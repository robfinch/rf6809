==> flow/design.v <==
package DFPPkg;
typedef struct packed
{
	logic sign;
	logic [4:0] combo;
	logic [14:0] expc;	 
	logic [139:0] sigc;	 
} DFP160;
typedef struct packed
{
	logic sign;
	logic [4:0] combo;
	logic [11:0] expc;	 
	logic [109:0] sigc;	 
} DFP128;
typedef logic [13:0] DFP128EXP;
typedef logic [135:0] DFP128SIG;
typedef struct packed
{
	logic nan;
	logic qnan;
	logic snan;
	logic infinity;
	logic sign;
	logic [13:0] exp;
	logic [135:0] sig;	 
} DFP128U;
typedef struct packed
{
	logic nan;
	logic qnan;
	logic snan;
	logic infinity;
	logic sign;
	logic [13:0] exp;
	logic [139:0] sig;	 
} DFP128UN;
typedef struct packed
{
	logic nan;
	logic qnan;
	logic snan;
	logic infinity;
	logic sign;
	logic [13:0] exp;
	logic [279:0] sig;	 
} DFP128UD;
typedef logic [9:0] DFP64EXP;
typedef logic [63:0] DFP64SIG;
typedef struct packed
{
	logic sign;
	logic [4:0] combo;
	logic [7:0] expc;		 
	logic [49:0] sigc;	 
} DFP64;
typedef struct packed
{
	logic nan;
	logic qnan;
	logic snan;
	logic infinity;
	logic sign;
	logic [9:0] exp;
	logic [63:0] sig;		 
} DFP64U;
typedef struct packed
{
	logic nan;
	logic qnan;
	logic snan;
	logic infinity;
	logic sign;
	logic [9:0] exp;
	logic [67:0] sig;		 
} DFP64UN;
typedef struct packed
{
	logic nan;
	logic qnan;
	logic snan;
	logic infinity;
	logic sign;
	logic [9:0] exp;
	logic [127:0] sig;		 
} DFP64UD;
endpackage
package nic_pkg;
parameter TRUE = 1'b1;
parameter FALSE = 1'b0;
parameter PT_NULL = 6'd0;
parameter PT_READ = 6'd1;
parameter PT_WRITE = 6'd2;
parameter PT_ACK = 6'd3;
parameter PT_RETRY = 6'd4;
parameter PT_AREAD = 6'd5;	 
parameter PT_AACK = 6'd6;
typedef logic [23:0] Address;
typedef logic [11:0] Data;
typedef struct packed
{
	logic [5:0] did;
	logic [5:0] sid;
	logic [5:0] age;
	logic ack;
	logic [5:0] typ;
	logic [1:0] pad2;
	logic we;
	Address adr;
	Data dat;
} Packet;
typedef struct packed
{
	logic [5:0] did;
	logic [5:0] sid;
	logic [5:0] age;
	logic irq;
	logic firq;
	Data cause;
} IPacket;
endpackage
package gfx_pkg;
parameter point_width = 16;
parameter address_width = 32;
parameter BPP6 = 4'd1;
parameter BPP8 = 4'd2;
parameter BPP12 = 4'd3;
parameter BPP16 = 4'd4;
parameter BPP18 = 4'd5;
parameter BPP21 = 4'd6;
parameter BPP24 = 4'd7;
parameter BPP27 = 4'd8;
parameter BPP32 = 4'd9;
parameter BPP33 = 4'd10;
endpackage
package gfx_pkg64;
  parameter GFX_CONTROL        = 9'h000;
  parameter GFX_STATUS         = 9'h008;
  parameter GFX_ALPHA          = 9'h010;
  parameter GFX_COLORKEY       = 9'h018;
  parameter GFX_TARGET_BASE    = 9'h020;
  parameter GFX_TARGET_SIZE_X  = 9'h028;
  parameter GFX_TARGET_SIZE_Y  = 9'h030;
  parameter GFX_TEX0_BASE      = 9'h038;
  parameter GFX_TEX0_SIZE_X    = 9'h040;
  parameter GFX_TEX0_SIZE_Y    = 9'h048;
  parameter GFX_SRC_PIXEL0_X   = 9'h050;
  parameter GFX_SRC_PIXEL0_Y   = 9'h058;
  parameter GFX_SRC_PIXEL1_X   = 9'h060;
  parameter GFX_SRC_PIXEL1_Y   = 9'h068;
  parameter GFX_DEST_PIXEL_X   = 9'h070;
  parameter GFX_DEST_PIXEL_Y   = 9'h078;
  parameter GFX_DEST_PIXEL_Z   = 9'h080;
  parameter GFX_AA             = 9'h088;
  parameter GFX_AB             = 9'h090;
  parameter GFX_AC             = 9'h098;
  parameter GFX_TX             = 9'h0A0;
  parameter GFX_BA             = 9'h0A8;
  parameter GFX_BB             = 9'h0B0;
  parameter GFX_BC             = 9'h0B8;
  parameter GFX_TY             = 9'h0C0;
  parameter GFX_CA             = 9'h0C8;
  parameter GFX_CB             = 9'h0D0;
  parameter GFX_CC             = 9'h0D8;
  parameter GFX_TZ             = 9'h0E0;
  parameter GFX_CLIP_PIXEL0_X  = 9'h0E8;
  parameter GFX_CLIP_PIXEL0_Y  = 9'h0F0;
  parameter GFX_CLIP_PIXEL1_X  = 9'h0F8;
  parameter GFX_CLIP_PIXEL1_Y  = 9'h100;
  parameter GFX_COLOR0         = 9'h108;
  parameter GFX_COLOR1         = 9'h110;
  parameter GFX_COLOR2         = 9'h118;
  parameter GFX_U0             = 9'h120;
  parameter GFX_V0             = 9'h128;
  parameter GFX_U1             = 9'h130;
  parameter GFX_V1             = 9'h138;
  parameter GFX_U2             = 9'h140;
  parameter GFX_V2             = 9'h148;
  parameter GFX_ZBUFFER_BASE   = 9'h150;
  parameter GFX_TARGET_X0			 = 9'h160;
  parameter GFX_TARGET_Y0			 = 9'h168;
  parameter GFX_TARGET_X1			 = 9'h170;
  parameter GFX_TARGET_Y1			 = 9'h178;
  parameter GFX_FONT_TABLE_BASE= 9'h180;
  parameter GFX_FONT_ID				 = 9'h188;
  parameter GFX_CHAR_CODE			 = 9'h190;
  parameter GFX_CTRL_CHAR		  = 0;
	parameter GFX_CTRL_TEXTURE  = 2;
  parameter GFX_CTRL_BLENDING = 3;
  parameter GFX_CTRL_COLORKEY = 4;
  parameter GFX_CTRL_CLIPPING = 5;
  parameter GFX_CTRL_ZBUFFER  = 6;
  parameter GFX_CTRL_RECT     = 8;
  parameter GFX_CTRL_LINE     = 9;
  parameter GFX_CTRL_TRI      = 10;
  parameter GFX_CTRL_CURVE    = 11;
  parameter GFX_CTRL_INTERP   = 12;
  parameter GFX_CTRL_INSIDE   = 13;
  parameter GFX_CTRL_ACTIVE_POINT    = 16;
  parameter GFX_CTRL_FORWARD_POINT   = 18;
  parameter GFX_CTRL_TRANSFORM_POINT = 19;
  parameter GFX_CTRL_COLOR_DEPTH = 20;
  parameter GFX_STAT_BUSY     = 0;
endpackage
`timescale 1ns / 1ps
module DDBinToBCD(rst, clk, ld, bin, bcd, done);
parameter WID = 128;
parameter DEP = 2;		 
localparam BCDWID = ((WID+(WID-4)/3)+3) & -4;
input rst;
input clk;
input ld;
input [WID-1:0] bin;
output reg [BCDWID-1:0] bcd;
output reg done;
integer k;
genvar n,g;
reg [WID-1:0] binw;								 
reg [BCDWID-1:0] bcdwt;
reg [BCDWID-1:0] bcdw [0:DEP-1];	 
reg [7:0] bitcnt;
reg [2:0] state;
parameter IDLE = 3'd0;
parameter CHK5 = 3'd1;
parameter SHFT = 3'd2;
parameter DONE = 3'd3;
function [BCDWID-1:0] fnRow;
input [BCDWID-1:0] i;
input lsb;
begin
	fnRow = 'd0;
	for (k = 0; k < BCDWID; k = k + 4)
		if (((i >> k) & 4'hF) > 4'd4)
			fnRow = fnRow | (((i >> k) & 4'hF) + 4'd3) << k;
		else
			fnRow = fnRow | ((i >> k) & 4'hf) << k;
	fnRow = {fnRow,lsb};
end
endfunction
always_comb
	bcdw[0] = fnRow(bcdwt,binw[WID-1]);
generate begin : gRows
	for (n = 1; n < DEP; n = n + 1)
		always_comb
			bcdw[n] = fnRow(bcdw[n-1],binw[WID-1-n]);
end
endgenerate
always_ff @(posedge clk)
if (rst) begin
	state <= IDLE;
	done <= 1'b1;
	bcdwt <= 'd0;
	binw <= 'd0;
	bitcnt <= 'd0;
end
else begin
	if (ld) begin
		done <= 1'b0;
		bitcnt <= (WID+DEP-1)/DEP-1;
		binw <= bin << DEP;
		bcdwt <= 'd0;
		state <= SHFT;
	end
	else
	case(state)
	IDLE:	;
	SHFT:
		begin
			bitcnt <= bitcnt - 2'd1;
			if (bitcnt==8'd1) begin
				state <= DONE;
			end
			bcdwt <= bcdw[DEP-1];
			binw <= binw << DEP;
		end
	DONE:
		begin
			bcd <= bcdwt;
			done <= 1'b1;
			state <= IDLE;
		end
	default:
		state <= IDLE;
	endcase
end
endmodule
### Reports on DDBinToBCD

Tool output for the design above, in the order of the flow.
Lines are those of the file above, counted from 1.
Operators: Yosys type, input widths -> output width; for muxes data width and select width s.
A cell with -- has no value.

* top module: DDBinToBCD
* clock input: clk
* cell library: sky130hd
* corner: tt_025C_1v80

### After elaboration

Source: Yosys, flattened and elaborated. Widths are those after wreduce. Registers that Yosys merges into a memory's read port (data or address) are not register bits. Print and check cells do not count. Equal cells are merged and count once.

* output and inout bits: 173
* register bits: 484
* word-level cells: 460
* input bits: 131

* bitwise logic cells: 171
* reduce/logical cells: 7
* muxes and demuxes: 95
* add/subtract/negate cells: 87
* order comparisons: 86
* equality and inequality tests: 6

Operator list (number)
* $mux 171: 84
* $or 171x171->171: 4
* $add 4x2->5 const B: 84
* $gt 4x3->1 const B: 86
* $or 171x100->171: 2
* $or 171x101->171: 2
* $or 171x104->171: 2
* $or 171x105->171: 2
* $or 171x108->171: 2
* $or 171x109->171: 2
* $or 171x112->171: 2
* $or 171x113->171: 2
* $or 171x116->171: 2
* $or 171x117->171: 2
* $or 171x12->171: 2
* $or 171x120->171: 2
* $or 171x121->171: 2
* $or 171x124->171: 2
* $or 171x125->171: 2
* $or 171x128->171: 2
* $or 171x129->171: 2
* $or 171x13->171: 2
* $or 171x132->171: 2
* $or 171x133->171: 2
* $or 171x136->171: 2
* $or 171x137->171: 2
* $or 171x140->171: 2
* $or 171x141->171: 2

Not listed: further kinds 77, cells in them 146.

### Longest topological paths

Depth = most cells in a row (Yosys ltp): at word level without a register or memory, in the mapped netlist without a sequential cell, where the memories' decode and read muxes count.

* depth in word-level cells: 172
* ABC_AREA: 1
* mapped depth: 16
* gate-level depth less buffers: 16

### Synthesis result

Source: synth_stat.txt of the flow (Yosys; design flattened, memories mapped). It holds for the ABC_AREA given above (unset counts as 0); a run with the other value may have another netlist.
Totals and module areas in this step are rounded.

* buffers: 125
* mapped flip-flops: 481
* cell count: 3286
* chip area (Yosys): 24560 µm²
* area of sequential cells: 11350 µm²

Cell types
* sky130_fd_sc_hd__dfxtp_1: number 309, total area 6.19E+03 µm²
* sky130_fd_sc_hd__edfxtp_1: number 172, total area 5.16E+03 µm²
* sky130_fd_sc_hd__nand2_1: number 692, total area 2.6E+03 µm²
* sky130_fd_sc_hd__inv_1: number 437, total area 1.64E+03 µm²
* sky130_fd_sc_hd__nor2_1: number 422, total area 1.58E+03 µm²
* sky130_fd_sc_hd__nand3_1: number 293, total area 1.47E+03 µm²
* sky130_fd_sc_hd__o221ai_1: number 119, total area 1042.25 µm²
* sky130_fd_sc_hd__a21oi_1: number 205, total area 1.03E+03 µm²
* sky130_fd_sc_hd__o21ai_0: number 182, total area 910.874 µm²
* sky130_fd_sc_hd__nor3_1: number 119, total area 595.571 µm²
* sky130_fd_sc_hd__ha_1: number 47, total area 588.064 µm²
* sky130_fd_sc_hd__a21boi_1: number 37, total area 277.766 µm²
* sky130_fd_sc_hd__buf_2: number 53, total area 265.254 µm²
* sky130_fd_sc_hd__o21ai_2: number 30, total area 262.752 µm²
* sky130_fd_sc_hd__clkbuf_1: number 63, total area 236.477 µm²
* sky130_fd_sc_hd__nand2_2: number 28, total area 175.168 µm²
* sky130_fd_sc_hd__o21ai_1: number 18, total area 90.086 µm²
* sky130_fd_sc_hd__a21oi_2: number 9, total area 78.826 µm²

Other cell types: 24; their cells: 51.

### Timing after synthesis

OpenSTA on the mapped netlist: ideal clock, no wires. The path of least setup slack (recovery checks aside). Input and output delay are each 20% of the period. Register names are those of the netlist, which keeps one name where synthesis merged equal registers.

* kind: input port to flip-flop
* start point: input port ld
* end point: register bcd[0]
* setup slack: -2.624 ns
* external input delay: 1.454 ns
* driving pins on the path: 5
* path buffers: 2
* required time: 6.563 ns
* setup time: 0.707 ns
* path delay: 8.440 ns
* arrival time: 9.187 ns
* period: 7.27 ns
* time at the first pin: 1.454 ns
* period reached after synthesis: 9.894 ns

"path delay" = arrival - input delay + setup time.
"driving pins on the path" counts driving pins, that of a launching flip-flop among them; a cell with two outputs on the path counts twice.
"period reached after synthesis" = period - worst setup slack (recovery checks aside). The figure is calculated, with input and output delays left at 20% of the set period.
Between the ends stands the longest chain of elaborated cells between them, by number of cells; it is not shown to be the way that was timed. Of several equally long chains one is given.
Each line given opens the expression or statement behind the cell; cells for indexed reads and writes are added by Yosys, which also makes memories of some case tables.

* cell sequence: sky130_fd_sc_hd__buf_6 > sky130_fd_sc_hd__nor2_4 > sky130_fd_sc_hd__inv_2 > sky130_fd_sc_hd__clkbuf_1 > sky130_fd_sc_hd__nor2_1
* length of the longest elaborated chain: 2

Ends and longest elaborated chain, post-synthesis
* start: declaration: line 212 `input ld;`
* $not 1->1
* $reduce_and 3->1
* end: assignment: line 278 `bcd <= bcdwt;`
* end: declaration: line 214 `output reg [BCDWID-1:0] bcd;`

### Path in the finished layout

Path of least setup slack in the final report of run A (OpenROAD, finished layout, wires in). Where an end is a register, its clock arrival counts in the times.

* kind: input port to flip-flop
* start point: input port rst
* end point: register bcd[39]
* driving pins on the path: 7
* setup time: 0.37 ns
* arrival time: 6.13 ns
* period: 10.9 ns
* setup slack: 5.04 ns
* path buffers: 4
* external input delay: 2.18 ns
* time at the first pin: 2.18 ns
* required time: 11.17 ns

Between the ends stands the longest chain of elaborated cells between them, by number of cells; it is not shown to be the way that was timed. Of several equally long chains one is given.

* cell sequence: sky130_fd_sc_hd__clkdlybuf4s50_1 > sky130_fd_sc_hd__nor2_4 > sky130_fd_sc_hd__buf_12 > sky130_fd_sc_hd__inv_4 > sky130_fd_sc_hd__nor2_4 > sky130_fd_sc_hd__buf_4 > sky130_fd_sc_hd__buf_4
* length of the longest elaborated chain: 2

Ends and longest elaborated chain, after layout
* start: declaration: line 210 `input rst;`
* $not 1->1
* $reduce_and 3->1
* end: assignment: line 278 `bcd <= bcdwt;`
* end: declaration: line 214 `output reg [BCDWID-1:0] bcd;`

Ticket comment

Record of 2 stored runs of the RTL-to-layout flow on DDBinToBCD, platform sky130hd. The runs are unordered. Constraints: input delay and output delay 20% of the set period each, output load 0.01 pF.
"period reached" is the run's clock period less its worst setup slack. It is reckoned from that one timing run; input and output delays stay at 20% of the period that was set.
By "total power of the final layout" is meant OpenSTA's value without simulated activity: inputs other than the clock are taken to toggle once in ten clock periods, and the tool carries that through the logic.
Results are given in rounded form.

### Run A

==> flow/run.sh <==
#!/bin/bash
# the make line also repeats the synthesis and layout settings of config.mk as NAME=value (left out here)
make -C /OpenROAD-flow-scripts/flow DESIGN_CONFIG=/design/flow/config.mk WORK_HOME=/design/flow/orfs CLKGATE_MAP_FILE= finish
==> flow/config.mk <==
export PLATFORM = sky130hd
export DESIGN_NAME = DDBinToBCD
export DESIGN_NICKNAME = DDBinToBCD
export VERILOG_FILES = /design/flow/design.v
export SDC_FILE = /design/flow/constraint.sdc
export NUM_CORES = 4
export LEC_CHECK = 0
export ABC_AREA = 1
export CAP_MARGIN = 20
export CORE_MARGIN = 5
export CORE_UTILIZATION = 18
export CTS_CLUSTER_DIAMETER = 158
export GPL_ROUTABILITY_DRIVEN = 0
export MIN_ROUTING_LAYER = met2
export PLACE_DENSITY_LB_ADDON = 0.03
export SLEW_MARGIN = 10
==> flow/constraint.sdc <==
create_clock -name core_clock -period 10.9 [get_ports {clk}]
set_input_delay 2.1800 -clock core_clock [delete_from_list [all_inputs] [get_ports {clk}]]
set_output_delay 2.1800 -clock core_clock [all_outputs]
set_load 0.01 [all_outputs]

Results of run A:
- Area of the synthesized netlist: 24560 µm²
- Area inside the die boundary: 143900 µm²
- Standard-cell area after layout: 31700 µm²
- Lowest setup slack: 5.039 ns
- Post-route setup TNS: 0.000 ns
- Lowest hold slack: 0.452 ns
- Total power of the final layout: 0.004741 W
- Period reached: 5.861 ns

### Run B

==> flow/run.sh <==
#!/bin/bash
# the make line also repeats the synthesis and layout settings of config.mk as NAME=value (left out here)
make -C /OpenROAD-flow-scripts/flow DESIGN_CONFIG=/design/flow/config.mk WORK_HOME=/design/flow/orfs CLKGATE_MAP_FILE= finish
==> flow/config.mk <==
export PLATFORM = sky130hd
export DESIGN_NAME = DDBinToBCD
export DESIGN_NICKNAME = DDBinToBCD
export VERILOG_FILES = /design/flow/design.v
export SDC_FILE = /design/flow/constraint.sdc
export NUM_CORES = 4
export LEC_CHECK = 0
export ABC_AREA = 1
export CAP_MARGIN = 20
export CORE_MARGIN = 2
export CORE_UTILIZATION = 46
export MIN_ROUTING_LAYER = met2
export PLACE_DENSITY_LB_ADDON = 0.22
export SETUP_SLACK_MARGIN = 2.63
export SLEW_MARGIN = 20
==> flow/constraint.sdc <==
create_clock -name core_clock -period 13.6 [get_ports {clk}]
set_input_delay 2.7200 -clock core_clock [delete_from_list [all_inputs] [get_ports {clk}]]
set_output_delay 2.7200 -clock core_clock [all_outputs]
set_load 0.01 [all_outputs]

Results of run B:
- Area of the synthesized netlist: 24560 µm²
- Area inside the die boundary: 55260 µm²
- Standard-cell area after layout: 29760 µm²
- Lowest setup slack: 7.579 ns
- Post-route setup TNS: 0.000 ns
- Lowest hold slack: 0.455 ns
- Total power of the final layout: 0.003368 W
- Period reached: 6.021 ns
